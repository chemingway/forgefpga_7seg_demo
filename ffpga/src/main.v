==> flow/design.v <==
`timescale 1ns / 1ps
(* top *) module main (
  (* iopad_external_pin, clkbuf_inhibit *) 	input i_clk_50mhz,  
  (* iopad_external_pin *) 					input fpga_done,	 
  (* iopad_external_pin *) input i_osc_ready,	 
  (* iopad_external_pin *) output o_osc_en,	 
  (* iopad_external_pin *) output pmod_cat,   
  (* iopad_external_pin *) output [6:0] pmod_segment,		  
  (* iopad_external_pin *) output pmod_oe,		 
  (* iopad_external_pin *) output testpoint_1hz,	 
  (* iopad_external_pin *) output testpoint_781KHz,	 
  (* iopad_external_pin *) output testpoint_refresh, 
  (* iopad_external_pin *) output testpoint_oe		 
);
assign o_osc_en = 1'b1;
assign pmod_oe = 1'b1;
localparam TICK_INCREMENT = 78125;
wire [1:0] active_digit_onehot;
wire [7:0] o_segment;
reg [7:0] r_data = 0;
reg r_data_ready = 0;
  wire w_rst;
  input_reset_buf impl_input_reset_buf (
    .i_clk        (i_clk_50mhz),
    .i_por        (~(fpga_done & i_osc_ready)),  
    .o_rst        (w_rst)
  );
wire clk_781khz;
wire clk_781khz_pulse;
clock_prescaler #(5) counter_clk_gen (i_clk_50mhz, w_rst, clk_781khz);
pulse_generator pulse_gen (
	.clock(i_clk_50mhz),
	.level_in(clk_781khz),
	.pulse_posedge_out(clk_781khz_pulse)
);
wire clk_display_refresh;
clock_prescaler #(16) display_clk_gen (i_clk_50mhz, w_rst, clk_display_refresh);
wire display_refresh_pulse;
pulse_generator display_pulse_gen (
	.clock(i_clk_50mhz),
	.level_in(clk_display_refresh),
	.pulse_posedge_out(display_refresh_pulse)
);
wire [7:0] bcd_data;
wire bcd_data_ready;
bcd_convertor bcd_conv(
	.i_clk(i_clk_50mhz),
	.i_rst(w_rst),
	.i_data(r_data),  
	.i_load(r_data_ready),  
	.o_bcd_data(bcd_data),  
	.o_bcd_valid(bcd_data_ready)  
);
seven_seg_disp_ctrl_2d #(.SEL_CA(1)) seven_seg_ctrl(.i_clk(i_clk_50mhz), 
									  .i_rst(w_rst),
									  .i_load(bcd_data_ready), 
									  .i_en(1'b1), 
									  .i_refresh_clock(display_refresh_pulse), 
									  .i_data({2'b0, bcd_data}),  
									  .o_active_digit(active_digit_onehot), 
									  .o_segment(o_segment));
wire onehertz_pulse;
down_counter #(.COUNT_FROM(TICK_INCREMENT)) onehertz_counter (
	.i_clk(i_clk_50mhz),
	.i_rst(w_rst),
	.i_count_en(clk_781khz_pulse),
	.count_hit(onehertz_pulse)
);
always @(posedge i_clk_50mhz) begin
	if (w_rst) begin
		r_data <= 0;
		r_data_ready <= 0;
	end else begin
		if (onehertz_pulse) begin
			if (r_data == 99) begin
				r_data <= 0;
				r_data_ready <= 1;
			end else begin
				r_data <= r_data + 1;
				r_data_ready <= 1;
			end
		end else begin
			r_data <= r_data;
			r_data_ready <= 0;
		end
	end
end
assign pmod_cat = active_digit_onehot[1];
assign pmod_segment = o_segment[7:1];
assign testpoint_1hz = r_data[0];
assign testpoint_781KHz = clk_781khz;
assign testpoint_refresh = clk_display_refresh;
assign testpoint_oe = 1'b1;
endmodule
`timescale 1ns / 1ps
module seven_seg_disp_ctrl_2d #(
  parameter SEL_CA = 1'b0    
) (
  input        i_clk,            
  input        i_rst,            
  input        i_load,           
  input        i_en,             
  input        i_refresh_clock,  
  input  [9:0] i_data,           
  output [1:0] o_active_digit,   
  output [7:0] o_segment         
);
  localparam DIGIT_0 = (SEL_CA) ? 2'b01 : 2'b10;
  localparam DIGIT_1 = (SEL_CA) ? 2'b10 : 2'b01;
  reg [9:0] r_data;
  reg [4:0] r_digit;
  reg [6:0] r_digit_out;
  reg       r_dp;
  reg [1:0] r_active_digit;
  always @(posedge i_clk) begin
    if (i_rst) begin
      r_active_digit    <= DIGIT_0;
    end else if (i_refresh_clock) begin
      r_active_digit    <= r_active_digit << 1;
      r_active_digit[0] <= r_active_digit[1];
    end
  end
  always @(posedge i_clk) begin
    if (i_rst) begin
      r_data <= 'h0;
    end else if (i_load) begin
      r_data <= i_data;
    end
  end
  always @(posedge i_clk) begin
    if (i_rst) begin
      r_digit <= 'h0;
    end else begin
      case (r_active_digit)
        DIGIT_0: r_digit <= {r_data[8], r_data[3:0]};
        DIGIT_1: r_digit <= {r_data[9], r_data[7:4]};
        default: r_digit <= {r_data[8], r_data[3:0]};
      endcase
    end
  end
  always @(posedge i_clk) begin
    if (i_rst) begin
      r_digit_out <= (SEL_CA) ? 7'b0000000 : 7'b1111111;
    end else if (i_en) begin
      case (r_digit[3:0])
        4'b0000 : r_digit_out <= (SEL_CA) ? 7'b1111110 : 7'b0000001;  
        4'b0001 : r_digit_out <= (SEL_CA) ? 7'b0110000 : 7'b1001111;  
        4'b0010 : r_digit_out <= (SEL_CA) ? 7'b1101101 : 7'b0010010;  
        4'b0011 : r_digit_out <= (SEL_CA) ? 7'b1111001 : 7'b0000110;  
        4'b0100 : r_digit_out <= (SEL_CA) ? 7'b0110011 : 7'b1001100;  
        4'b0101 : r_digit_out <= (SEL_CA) ? 7'b1011011 : 7'b0100100;  
        4'b0110 : r_digit_out <= (SEL_CA) ? 7'b1011111 : 7'b0100000;  
        4'b0111 : r_digit_out <= (SEL_CA) ? 7'b1110000 : 7'b0001111;  
        4'b1000 : r_digit_out <= (SEL_CA) ? 7'b1111111 : 7'b0000000;  
        4'b1001 : r_digit_out <= (SEL_CA) ? 7'b1111011 : 7'b0000100;  
        4'b1010 : r_digit_out <= (SEL_CA) ? 7'b1110111 : 7'b0001000;  
        4'b1011 : r_digit_out <= (SEL_CA) ? 7'b0011111 : 7'b1100000;  
        4'b1100 : r_digit_out <= (SEL_CA) ? 7'b1001110 : 7'b0110001;  
        4'b1101 : r_digit_out <= (SEL_CA) ? 7'b0111101 : 7'b1000010;  
        4'b1110 : r_digit_out <= (SEL_CA) ? 7'b1001111 : 7'b0110000;  
        4'b1111 : r_digit_out <= (SEL_CA) ? 7'b1000111 : 7'b0111000;  
        default : r_digit_out <= (SEL_CA) ? 7'b0000000 : 7'b1111111;  
      endcase
    end else begin
      r_digit_out <= (SEL_CA) ? 7'b0000000 : 7'b1111111;
    end
  end
  always @(posedge i_clk) begin
    if (i_rst) begin
      r_dp <= (SEL_CA) ? 1'b0 : 1'b1;
    end else if (i_en) begin
      r_dp <= (SEL_CA) ? r_digit[4] : ~r_digit[4];
    end else begin
      r_dp <= (SEL_CA) ? 1'b0 : 1'b1;
    end
  end
  assign o_segment      = {r_digit_out, r_dp};
  assign o_active_digit = r_active_digit;
endmodule
module bcd_convertor (
    input wire          i_clk,
    input wire          i_rst,          
    input wire [7:0]    i_data,         
    input wire          i_load,         
    output wire [7:0]   o_bcd_data,     
    output reg          o_bcd_valid    
);
    reg [15:0] scratch;
    reg [3:0] shift_count;  
    localparam SHIFTS = 8;
    always @(posedge i_clk) begin
        if (i_rst) begin
            scratch <= 0;
            o_bcd_valid <= 0;
        end else if (i_load) begin
            scratch <= {8'b0, i_data};  
            o_bcd_valid <= 0;
            shift_count <= SHIFTS;
        end else begin
            if (shift_count == 0) begin
                o_bcd_valid <= 0;   
            end else begin
                if ((scratch & 'hF000) > 'h4000) begin  
                    scratch <= (scratch + 'h3000) << 1;
                end else if ((scratch & 'h0F00) > 'h0400) begin  
                    scratch <= (scratch + 'h0300) << 1;
                end else begin
                    scratch <= scratch << 1;
                end
                o_bcd_valid <= 0;
                shift_count <= shift_count - 1;
                if (shift_count == 1) begin
                    o_bcd_valid <= 1;  
                end
            end
        end
    end
    assign o_bcd_data = scratch[15:8];  
endmodule
module clock_prescaler #(
    parameter N_STAGES = 6
)(
    input wire i_clk,
    input wire i_rst,
    output wire o_clk
);
    reg [N_STAGES:0] counter;
    always @(posedge i_clk or posedge i_rst) begin
        if (i_rst) begin
            counter <= 0;
        end else begin
            counter <= counter + 1;
        end
    end
    assign o_clk = counter[N_STAGES];
endmodule
module down_counter #(
    parameter COUNT_FROM = 100  
)(
    input wire i_clk,
    input wire i_rst,
    input wire i_count_en,
    output reg count_hit
);
    localparam COUNTER_WIDTH = $clog2(COUNT_FROM);
    reg [COUNTER_WIDTH:0] counter;
    always @(posedge i_clk or posedge i_rst) begin
        if (i_rst) begin
            counter <= COUNT_FROM-1;
        end else begin
            if (i_count_en) begin
                if (counter == 0) begin
                    counter <= COUNT_FROM-1;
                    count_hit <= 1;
                end else begin
                    counter <= counter - 1;
                    count_hit <= 0;
                end
            end else begin
                count_hit <= 0;
            end
        end
    end
endmodule
`timescale 1ns / 1ps
module input_reset_buf(
  input      i_clk,      
  input      i_por,      
  output reg o_rst       
);
  reg       r_por;
  always @(posedge i_clk) begin
    r_por <= i_por;
  end
  always @(posedge i_clk) begin
    o_rst <= r_por;
  end
endmodule
`default_nettype none
module pulse_generator
(
    input   wire    clock,
    input   wire    level_in,
    output  reg     pulse_posedge_out
);
    initial begin
        pulse_posedge_out = 1'b0;
    end
    reg level_in_delayed = 0;
    always @(posedge clock) begin
        level_in_delayed <= level_in;
    end
    always @(posedge clock) begin
        if (level_in && !level_in_delayed) begin
            pulse_posedge_out <= 1'b1;
        end else begin
            pulse_posedge_out <= 1'b0;
        end
    end
endmodule
## Reports on main

The steps from the RTL of main to its reports follow in flow order.
Lines are those of the file above, counted from 1.
Cell names lack the library's common part.
Not given: --

- Design top: main
- Clock port: i_clk_50mhz
- Library: sky130hd
- Timing corner: tt_025C_1v80

## Word level

Yosys after proc, flatten, opt, wreduce and memory -nomap, before mapping. Memory bits, and registers merged into a memory's read port (data or address), are not among the register bits. Print and check cells are not counted. Equal cells are merged and count once.
Memory sizes are those after Yosys's memory passes, which may raise the word count (mostly to a power of two), join words into wider ones and drop unused or constant bits.

- Bits of input ports: 3
- Memories: 1
- Clocked read ports x word width: 7
- Bits in registers: 92
- ROM bits: 112

Memories:

| name | depth | bits a word | rd ports | write ports | line | text |
|---|---|---|---|---|---|---|
| (name not given) | 16 | 7 | 1 | 0 | 145 | `case (r_digit[3:0])` |

- Magnitude comparators: 2
- Equality and inequality tests: 4
- Reductions and logical operators: 9
- Add/subtract/negate cells: 7
- Bitwise gates (word level): 3
- Muxes and demuxes: 13

Operator list:

| kind | count |
|---|---|
| 16-bit 2-to-1 mux | 2 |
| 8-bit 2-to-1 mux | 3 |
| 18-bit by 1-bit subtractor with 18-bit output with constant B | 1 |
| 18-bit zero test | 1 |
| 18-bit 2-to-1 mux | 1 |
| 17-bit by 1-bit adder with 17-bit output with constant B | 1 |
| 16-bit by 15-bit greater-than comparator with 1-bit output with constant B | 1 |
| 15-bit by 10-bit adder with 15-bit output with constant B | 1 |
| 15-bit by 14-bit adder with 15-bit output with constant B | 1 |
| 12-bit by 11-bit greater-than comparator with 1-bit output with constant B | 1 |
| 8-bit by 1-bit adder with 8-bit output with constant B | 1 |
| 8-bit by 7-bit equality test with 1-bit output with constant B | 1 |
| 4-bit 2-to-1 mux | 2 |
| 6-bit by 1-bit adder with 6-bit output with constant B | 1 |
| 1-bit 2-to-1 mux | 5 |
| 4-bit by 1-bit subtractor with 4-bit output with constant B | 1 |
| 4-bit by 1-bit equality test with 1-bit output with constant B | 1 |
| 4-bit zero test | 1 |
| 3-bit OR reduction | 1 |
| 1-bit logical AND | 2 |
| 1-bit NOT | 2 |
| 1-bit zero test | 2 |
| 2-bit equality test with constant B | 1 |
| 2-bit != test with constant B | 1 |
| 2-bit AND reduction | 1 |
| 2-bit OR reduction | 1 |
| 1-bit bitwise AND | 1 |

## Depth

Yosys ltp: most cells in a row. Word level: on the elaborated netlist, between registers, memories and ports. Mapped: between sequential cells and ports; inverters and the memories' decode and read muxes count.

- Depth in word-level cells: 5
- ABC_AREA: 0
- Mapped depth: 7

## Netlist

The flow's flattened synthesis, as Yosys stat reports it; memories are mapped. The netlist is that of the ABC_AREA named above (0 if unset); the other value can give another one.

- Buffers: 19
- Sequential area: 2245.9 um2
- Standard cells after synthesis: 424
- Flip-flop cells: 99
- Cell area after synthesis: 4450.5 um2

Cells by type:

| type | count | area in all (um2) |
|---|---|---|
| dfxtp_1 | 53 | 1.06E+03 |
| dfrtp_1 | 34 | 850.816 |
| mux2i_1 | 27 | 270.259 |
| ha_1 | 17 | 212.704 |
| nor2_1 | 54 | 202.694 |
| dfstp_2 | 7 | 183.926 |
| xnor2_1 | 21 | 183.926 |
| xor2_1 | 21 | 183.926 |
| edfxtp_1 | 5 | 150.144 |
| mux2_2 | 9 | 101.347 |
| nand3_1 | 18 | 90.086 |
| inv_1 | 22 | 82.579 |
| nor3_1 | 15 | 75.072 |
| nand2_1 | 19 | 71.318 |
| a21oi_1 | 12 | 60.058 |
| clkbuf_1 | 14 | 52.55 |
| nor2b_1 | 8 | 50.048 |
| nor4b_4 | 2 | 47.546 |

Other cell types: 34; their cells: 66.
The figures by module come from a second, unflattened synthesis with its own total; it is not the netlist above.

- Cells (unflattened synthesis): 482
- Area (unflattened synthesis): 4956.0 um2

Rows give one instance, submodules left out.

By module:

| module | instances | cells | area (um2) |
|---|---|---|---|
| bcd_convertor | 1 | 144 | 1227.4 |
| seven_seg_disp_ctrl_2d #(SEL_CA=1) | 1 | 108 | 1082.3 |
| down_counter #(COUNT_FROM=78125) | 1 | 92 | 1017.2 |
| clock_prescaler #(N_STAGES=16) | 1 | 63 | 764.5 |
| main | 1 | 51 | 485.5 |
| clock_prescaler #(N_STAGES=5) | 1 | 16 | 231.5 |
| pulse_generator | 2 | 3 | 53.8 |
| input_reset_buf | 1 | 2 | 40.0 |

## Timing after synthesis

Path of least setup slack by OpenSTA after synthesis, without wires, with an ideal clock, recovery checks aside; 20% of the period is set as input and as output delay. Where synthesis merged equal registers, the netlist keeps one of their names.

- Kind: register -> register
- Start point: register impl_input_reset_buf.o_rst
- End point: register r_data[5]
- Library setup time: 76 ps
- Path slack: 875 ps
- Path delay: 1865 ps
- Arrival: 1789 ps
- Stages on the path: 5
- Buffers on the path: 1
- Required time: 2664 ps
- Period: 2740 ps
- Synthesis period reached: 1865 ps

"path delay" = arrival - input delay + setup time.
"stages on the path" counts driving pins, that of a launching flip-flop among them; a cell with two outputs on the path counts twice.
"synthesis period reached" = period - worst setup slack (recovery checks aside). The figure is calculated, with input and output delays left at 20% of the set period.
A register here has more assigning lines than the two given.

- Path through: dfxtp_1 -> clkbuf_1 -> inv_1 -> o31ai_2 -> a21oi_1

RTL lines, path post-synthesis:

| item | line | text |
|---|---|---|
| start: declaration | 269 | `output reg o_rst` |
| start: assignment | 276 | `o_rst <= r_por;` |
| end: assignment | 79 | `r_data <= r_data + 1;` |
| end: assignment | 83 | `r_data <= r_data;` |
| end: declaration | 20 | `reg [7:0] r_data = 0;` |

Chain of elaborated cells between the ends: none given.

## Worst path after layout

From the final timing report of record 1: the path of least setup slack in the routed layout; clock arrival at registers is part of the times.
The report prints the path's times to 10 ps; the period is as set.

- Kind: register -> register
- Start point: register bcd_conv.shift_count[0]
- End point: register bcd_conv.scratch[6]
- Period: 1790 ps
- Required time: 2050 ps
- Library setup time: 100 ps
- Arrival: 1970 ps
- Buffers on the path: 2
- Path slack: 70 ps
- Stages on the path: 9

The rows between start and end are the longest chain of elaborated cells between them; the timing report does not say that the signal goes this way. Where chains are equally long, one stands for them.
A line is the first line of the expression or statement that the cell stems from. Yosys adds cells for indexed reads and writes and turns some case tables into memories.
A register here has more assigning lines than the two given.

- Path through: edfxtp_1 -> inv_2 -> ha_4 -> nor3b_4 -> buf_4 -> buf_12 -> mux2_4 -> mux2i_1 -> nor2_1
- Length of the longest elaborated chain: 3

RTL lines, path post-layout:

| item | line | text |
|---|---|---|
| start: declaration | 189 | `reg [3:0] shift_count;` |
| start: assignment | 198 | `shift_count <= SHIFTS;` |
| start: assignment | 211 | `shift_count <= shift_count - 1;` |
| 4-bit zero test | 200 | `if (shift_count == 0) begin` |
| 8-bit 2-to-1 mux | 200 |  |
| 8-bit 2-to-1 mux | 195 | `end else if (i_load) begin` |
| end: assignment | 196 | `scratch <= {8'b0, i_data};` |
| end: assignment | 204 | `scratch <= (scratch + 'h3000) << 1;` |
| end: declaration | 188 | `reg [15:0] scratch;` |

Lab notebook: main

Module main, platform sky130hd: 2 stored runs of the flow (Yosys, OpenROAD) with differing settings, in no particular order. Input and output delays are each 20% of the period that was set; the output load is 0.01 pF.
By "time used up by the worst setup path" is meant the share of the clock period that the worst setup path is allowed (20% is reserved at inputs, 20% at outputs), minus its slack. Clock arrival times at its registers enter into it.
"total power after layout" rests on the timing tool's default activity at the inputs, not on a simulated workload.
"time used up by the worst setup path" is known to 10 ps.

### Record 1

==> flow/run.sh <==
#!/bin/bash
# the make line also repeats the synthesis and layout settings of config.mk as NAME=value (left out here)
make -C /OpenROAD-flow-scripts/flow DESIGN_CONFIG=/design/flow/config.mk WORK_HOME=/design/flow/orfs CLKGATE_MAP_FILE= finish
==> flow/config.mk <==
export PLATFORM = sky130hd
export DESIGN_NAME = main
export DESIGN_NICKNAME = main
export VERILOG_FILES = /design/flow/design.v
export SDC_FILE = /design/flow/constraint.sdc
export NUM_CORES = 4
export LEC_CHECK = 0
export CAP_MARGIN = 20
export CELL_PAD_IN_SITES_DETAIL_PLACEMENT = 2
export CELL_PAD_IN_SITES_GLOBAL_PLACEMENT = 1
export CORE_ASPECT_RATIO = 0.53
export CORE_MARGIN = 2
export CORE_UTILIZATION = 18
export CTS_CLUSTER_SIZE = 88
export GPL_TIMING_DRIVEN = 1
export MAX_ROUTING_LAYER = met5
export PLACE_DENSITY_LB_ADDON = 0.02
export SETUP_SLACK_MARGIN = 0.18
export SLEW_MARGIN = 20
==> flow/constraint.sdc <==
create_clock -name core_clock -period 1.79 [get_ports {i_clk_50mhz}]
set_input_delay 0.3580 -clock core_clock [delete_from_list [all_inputs] [get_ports {i_clk_50mhz}]]
set_output_delay 0.3580 -clock core_clock [all_outputs]
set_load 0.01 [all_outputs]

Results of record 1:
- Time used up by the worst setup path: 1720 ps
- Worst setup path kind: register -> register
- Die size: 26063.3 um2
- Total power after layout: 4.386 mW
- Area of the standard cells in the finished layout: 5998.2 um2
- Post-synthesis cell area: 4450.5 um2
- Sum of negative setup slack: 0 ps
- Final design utilization: 25.0 %
- Worst slack on setup checks: 73 ps

### Record 2

==> flow/run.sh <==
#!/bin/bash
# the make line also repeats the synthesis and layout settings of config.mk as NAME=value (left out here)
make -C /OpenROAD-flow-scripts/flow DESIGN_CONFIG=/design/flow/config.mk WORK_HOME=/design/flow/orfs CLKGATE_MAP_FILE= finish
==> flow/config.mk <==
export PLATFORM = sky130hd
export DESIGN_NAME = main
export DESIGN_NICKNAME = main
export VERILOG_FILES = /design/flow/design.v
export SDC_FILE = /design/flow/constraint.sdc
export NUM_CORES = 4
export LEC_CHECK = 0
export CAP_MARGIN = 20
export CORE_MARGIN = 2
export CORE_UTILIZATION = 23
export SLEW_MARGIN = 20
==> flow/constraint.sdc <==
create_clock -name core_clock -period 2.07 [get_ports {i_clk_50mhz}]
set_input_delay 0.4140 -clock core_clock [delete_from_list [all_inputs] [get_ports {i_clk_50mhz}]]
set_output_delay 0.4140 -clock core_clock [all_outputs]
set_load 0.01 [all_outputs]

Results of record 2:
- Die size: 20479.0 um2
- Final design utilization: 27.5 %
- Sum of negative setup slack: 0 ps
- Time used up by the worst setup path: 1870 ps
- Worst setup path kind: register -> register
- Worst slack on setup checks: 199 ps
- Area of the standard cells in the finished layout: 5187.5 um2
- Post-synthesis cell area: 4450.5 um2
- Total power after layout: 3.576 mW
